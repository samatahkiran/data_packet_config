==> flow/design.v <==
`timescale 1ns / 1ps
module packet_data #(
    parameter data_width = 8,
    parameter depth = 32
)(
    input wire clk,
    input wire rst,
    input wire [data_width-1:0] s_axis_data,  
    input wire s_axis_valid,
    output reg s_axis_ready,
    input wire s_axis_last,
    input wire [data_width + data_width - 1 : 0] packet_config,
    output reg [data_width-1 : 0] m_axis_data,
    output reg m_axis_valid,
    input wire m_axis_ready,
    output reg m_axis_last,
    output  full,
    output  empty
);
    reg [data_width-1:0] mem_1 [depth-1:0];
    reg [data_width-1:0] mem_2 [depth-1:0];
    reg mem_3 [depth-1:0];
    reg [data_width-1:0] wr_ptr;
    reg [data_width-1:0] rd_ptr;
    reg [data_width:0] wr_ptr2;
    reg m_tvalid;
    assign full = (wr_ptr == depth)?1:0;
    assign empty = (wr_ptr == 0)?1:0;
    wire [data_width-1:0] k;
    wire [data_width-1:0] len;
    assign {k,len} = packet_config ;
    wire [data_width-1:0] result;
    reg [data_width - 1:0] pipe1, pipe2, pipe3;
    integer i;
  initial
  begin
    for(i = 0; i < depth; i = i + 1)
    begin
      mem_1[i] = 0;
      mem_2[i] = 0;
      mem_3[i] = 0;
    end
  end
     always@(posedge clk) begin
       if(rst) begin
         s_axis_ready <= 0;
       end else begin
         s_axis_ready <= 1;
       end
     end
    always @(posedge clk) begin
        if (rst) begin
             wr_ptr <= 0;
             m_tvalid <= 0;
        end else begin
            if (s_axis_valid && s_axis_ready && ~full) begin
                mem_1[wr_ptr] <= s_axis_data;
                mem_3[wr_ptr] <= s_axis_last;  
                m_tvalid <= s_axis_valid;  
               if (wr_ptr > len - 1 - k) begin
                  mem_2[wr_ptr2] <= s_axis_data;
                  wr_ptr2 <= wr_ptr2 + 1;
                   pipe1 <= result;
                   pipe2 <= pipe1;
                   pipe3 <= pipe2;
                end else begin
                    wr_ptr2 <= 0;
                end
                wr_ptr <= wr_ptr + 1;
            end
            if (s_axis_last) begin
                wr_ptr <= 0;
                m_tvalid <= 0;
            end
        end
    end
    always @(posedge clk ) begin
        if (rst) begin
            m_axis_data <= 8'd0;
            m_axis_valid <= 0;
            m_axis_last <= 0;
            rd_ptr <= 0;
        end else begin
            if (m_axis_ready && ~empty) begin
                if (rd_ptr < depth) begin
                m_axis_data <=   result;
                m_axis_valid <=  1'b1;                
                m_axis_last <= mem_3[rd_ptr];
                rd_ptr <= rd_ptr + 1;
                if (rd_ptr == len - 1) begin               
                    rd_ptr <= 0;
                end
            end else begin
                m_axis_valid <= 0;
                m_axis_data  <= 0;
            end
        end
    end
 end
  assign result = mem_1[rd_ptr] + mem_2[rd_ptr];
endmodule
# Tool chain data of packet_data
# Tool output for the design above, in the order of the flow.
# Line numbers count from 1 in the design file above.
# Library cell names are shortened.
# A cell with - has no value.
# design
top	packet_data
clock_port	clk
lib	sky130hd
corner	tt_025C_1v80

# After elaboration
# Source: Yosys, flattened and elaborated, memories not mapped. Widths are those after wreduce. Print and check cells do not count.
# Memory sizes are those after Yosys's memory passes, which may raise the word count (mostly to a power of two), join words into wider ones and drop unused or constant bits.
# classes
n_cmp	2
n_logic	3
equal	2
add_sub_neg	6
mux	27
n_reduce_logical	7
# op_table
cell	n
8-bit 2-to-1 mux	7
5-bit 2-to-1 mux	9
32-bit by 8-bit subtractor with 32-bit output	1
8-bit by 32-bit > comparator with 1-bit output	1
8-bit by 32-bit == test with 1-bit output	1
8-bit by 1-bit adder with 8-bit output (second input constant)	2
1-bit 2-to-1 mux	11
8-bit by 1-bit subtractor with 9-bit output (second input constant)	1
9-bit by 1-bit adder with 9-bit output (second input constant)	1
8-bit by 6-bit less-than comparator with 1-bit output (second input constant)	1
8-bit by 6-bit == test with 1-bit output (second input constant)	1
8-bit adder	1
8-bit zero test	1
2-bit AND reduction	2
1-bit logical AND	3
1-bit NOT	3
2-bit OR reduction	1
# bits
ram_bits	544
wordCells	56
reg_bits	35
input_bits	29
mem_count	3
clocked_rd_ports_x_width	17
out_inout_bits	13
# memory_table
memory	words	width	read_ports	wr	line	source
mem_1	32	8	1	1	20	reg [data_width-1:0] mem_1 [depth-1:0];
mem_2	32	8	1	1	21	reg [data_width-1:0] mem_2 [depth-1:0];
mem_3	32	1	1	1	22	reg mem_3 [depth-1:0];

# Depth
# Longest topological path by Yosys (ltp), each cell counted once; first at word level (registers and memories cut), then after technology mapping (sequential cells cut; the memories' decode and read muxes count).
# logic_depth
word_depth	7
ABC_AREA	0
depth_mapped	18
mapped_depth_nobuf	17

# After synthesis
# The flow's flattened synthesis, as Yosys stat reports it; memories are mapped. The netlist is that of the ABC_AREA named above (0 if unset); the other value can give another one.
# Totals and module areas in this step are rounded.
# by_type
cell	n	area_total_um2
edfxtp_1	549	1.65E+04
mux4_2	166	3.74E+03
dfxtp_1	32	640.614
ha_1	41	512.992
nor3_2	30	300.288
nor2_1	67	251.491
nand3_1	39	195.187
xnor2_1	22	192.685
mux2_2	16	180.173
xor2_1	19	166.41
nand2_1	28	105.101
buf_2	18	90.086
inv_1	24	90.086
buf_1	23	86.333
clkbuf_1	21	78.826
mux2i_1	7	70.067
nor3_1	12	60.058
nand4_1	9	56.304
# Other cell types: 39; their cells: 95.
# synth_totals
yosys_area_um2	24000
buffers	66
flip_flops	581
stdcells	1218
seq_area_um2	17100

# Timing after synthesis
# OpenSTA on the mapped netlist: ideal clock, no wires. The path of least setup slack (recovery checks aside). Input and output delay are each 20% of the period. Register names are those of the netlist, which keeps one name where synthesis merged equal registers.
# synth_timing
path_kind	input port to flip-flop
from	input port packet_config[0]
to	memory mem_2[28][0]
input_delay_ps	1168
path_delay_ps	4577
n_path_buf	0
path_slack_ps	94
path_stages	17
t_arrival_ps	5362
required_ps	5457
clock_period_ps	5840
setup_ps	383
launch_ps	1168
synth_period_reached_ps	5746
# "path_delay_ps" = arrival - input delay + setup time.
# "path_stages" counts driving pins, that of a launching flip-flop among them; a cell with two outputs on the path counts twice.
# "synth_period_reached_ps" = period - worst setup slack (recovery checks aside). The figure is calculated, with input and output delays left at 20% of the set period.
# Between the ends stands the longest chain of elaborated cells between them, by number of cells; it is not shown to be the way that was timed. Of several equally long chains one is given.
# A line is the first line of the expression or statement that the cell stems from. Yosys adds cells for indexed reads and writes and turns some case tables into memories.
# Only ways into the end's enable, where the timed path ends, are counted here.
# synth_between
path_cell_list	inv_1 -> ha_1 -> inv_1 -> ha_1 -> nor2b_1 -> o21ai_0 -> a21boi_0 -> o21ai_0 -> a21oi_1 -> o21ai_0 -> nand2_1 -> ha_1 -> or4_1 -> or4_4 -> nor4_4 -> o41ai_2 -> nor3_1
elab_chain_len	6
cone_cells	9
cone_classes	add/sub (2); compare (1); mux (6)
# synth_lines
element	line	source
start: declaration	12	input wire [data_width + data_width - 1 : 0] packet_config,
8-bit by 1-bit subtractor with 9-bit output	60	if (wr_ptr > len - 1 - k) begin
32-bit by 8-bit subtractor with 32-bit output	60
8-bit by 32-bit > comparator with 1-bit output	60
5-bit 2-to-1 mux	60
5-bit 2-to-1 mux	56	if (s_axis_valid && s_axis_ready && ~full) begin
5-bit 2-to-1 mux	52	if (rst) begin
end: declaration	21	reg [data_width-1:0] mem_2 [depth-1:0];

# Path in the finished layout
# From the final timing report of run 1: the path of least setup slack in the routed layout; clock arrival at registers is part of the times.
# The path's times are printed in steps of 10 ps; the period is the one set.
# layout_timing
path_kind	input port to flip-flop
from	input port packet_config[0]
to	memory mem_2[8][3]
path_stages	20
setup_ps	290
input_delay_ps	1290
launch_ps	1290
n_path_buf	4
t_arrival_ps	6180
required_ps	6750
path_slack_ps	570
clock_period_ps	6440
# Between the ends stands the longest chain of elaborated cells between them, by number of cells; it is not shown to be the way that was timed. Of several equally long chains one is given.
# Only ways into the end's enable, where the timed path ends, are counted here.
# layout_between
path_cell_list	clkdlybuf4s50_1 -> inv_1 -> ha_1 -> xor2_1 -> ha_1 -> nor2b_1 -> o21ai_0 -> a21boi_0 -> o211a_1 -> o21ai_0 -> buf_4 -> nand2_1 -> ha_1 -> or4_1 -> or4_4 -> nor4_4 -> o41ai_4 -> buf_4 -> nor3_2 -> buf_4
elab_chain_len	6
cone_cells	9
cone_classes	add/sub (2); compare (1); mux (6)
# layout_lines
element	line	source
start: declaration	12	input wire [data_width + data_width - 1 : 0] packet_config,
8-bit by 1-bit subtractor with 9-bit output	60	if (wr_ptr > len - 1 - k) begin
32-bit by 8-bit subtractor with 32-bit output	60
8-bit by 32-bit > comparator with 1-bit output	60
5-bit 2-to-1 mux	60
5-bit 2-to-1 mux	56	if (s_axis_valid && s_axis_ready && ~full) begin
5-bit 2-to-1 mux	52	if (rst) begin
end: declaration	21	reg [data_width-1:0] mem_2 [depth-1:0];

# Below are 2 stored runs of the flow (Yosys, OpenROAD; platform sky130hd) on packet_data, each with its settings and what was measured, unordered. Constraints: input delay and output delay 20% of the set period each, output load 0.01 pF.
# By "achieved_clock_period_ps" is meant the clock period of the run minus its worst setup slack. This is arithmetic on one report: input and output delays are still those of the set period (20% each).
# By "worst_setup_path_time_ps" is meant the share of the clock period that the worst setup path is allowed (20% is reserved at inputs, 20% at outputs), minus its slack. Clock arrival times at its registers enter into it.
# "totalPower_uw" is the tool's figure for a default switching activity; nothing was simulated.
# "worst_setup_path_time_ps" is given in steps of 10 ps.
# Values from the reports are rounded here.
# Settings: -- = not set for that run.
run	period_ns	CAP_MARGIN	CORE_MARGIN	CORE_UTILIZATION	SLEW_MARGIN	SETUP_SLACK_MARGIN	PLACE_DENSITY_LB_ADDON	CORE_ASPECT_RATIO	CELL_PAD_IN_SITES_GLOBAL_PLACEMENT	ABC_AREA	GPL_ROUTABILITY_DRIVEN	CTS_CLUSTER_SIZE	fin_util_frac	worst_setup_path_time_ps	critical_path_kind	synth_area_um2	achieved_clock_period_ps	setup_ws_ps	design_die_area_um2	totalPower_uw	timing.hold.ws_ps	post_route_stdcell_area_um2
run 1	6.44	20	2	40	20	--	--	--	--	--	--	--	0.465	4590	input port to flip-flop	24000	5874	566	62100	7520	480	27500
run 2	5.7	0	5	49	20	0.44	0.22	0.8	0	0	1	51	0.587	3970	input port to flip-flop	24000	5106	594	53600	8870	462	28400
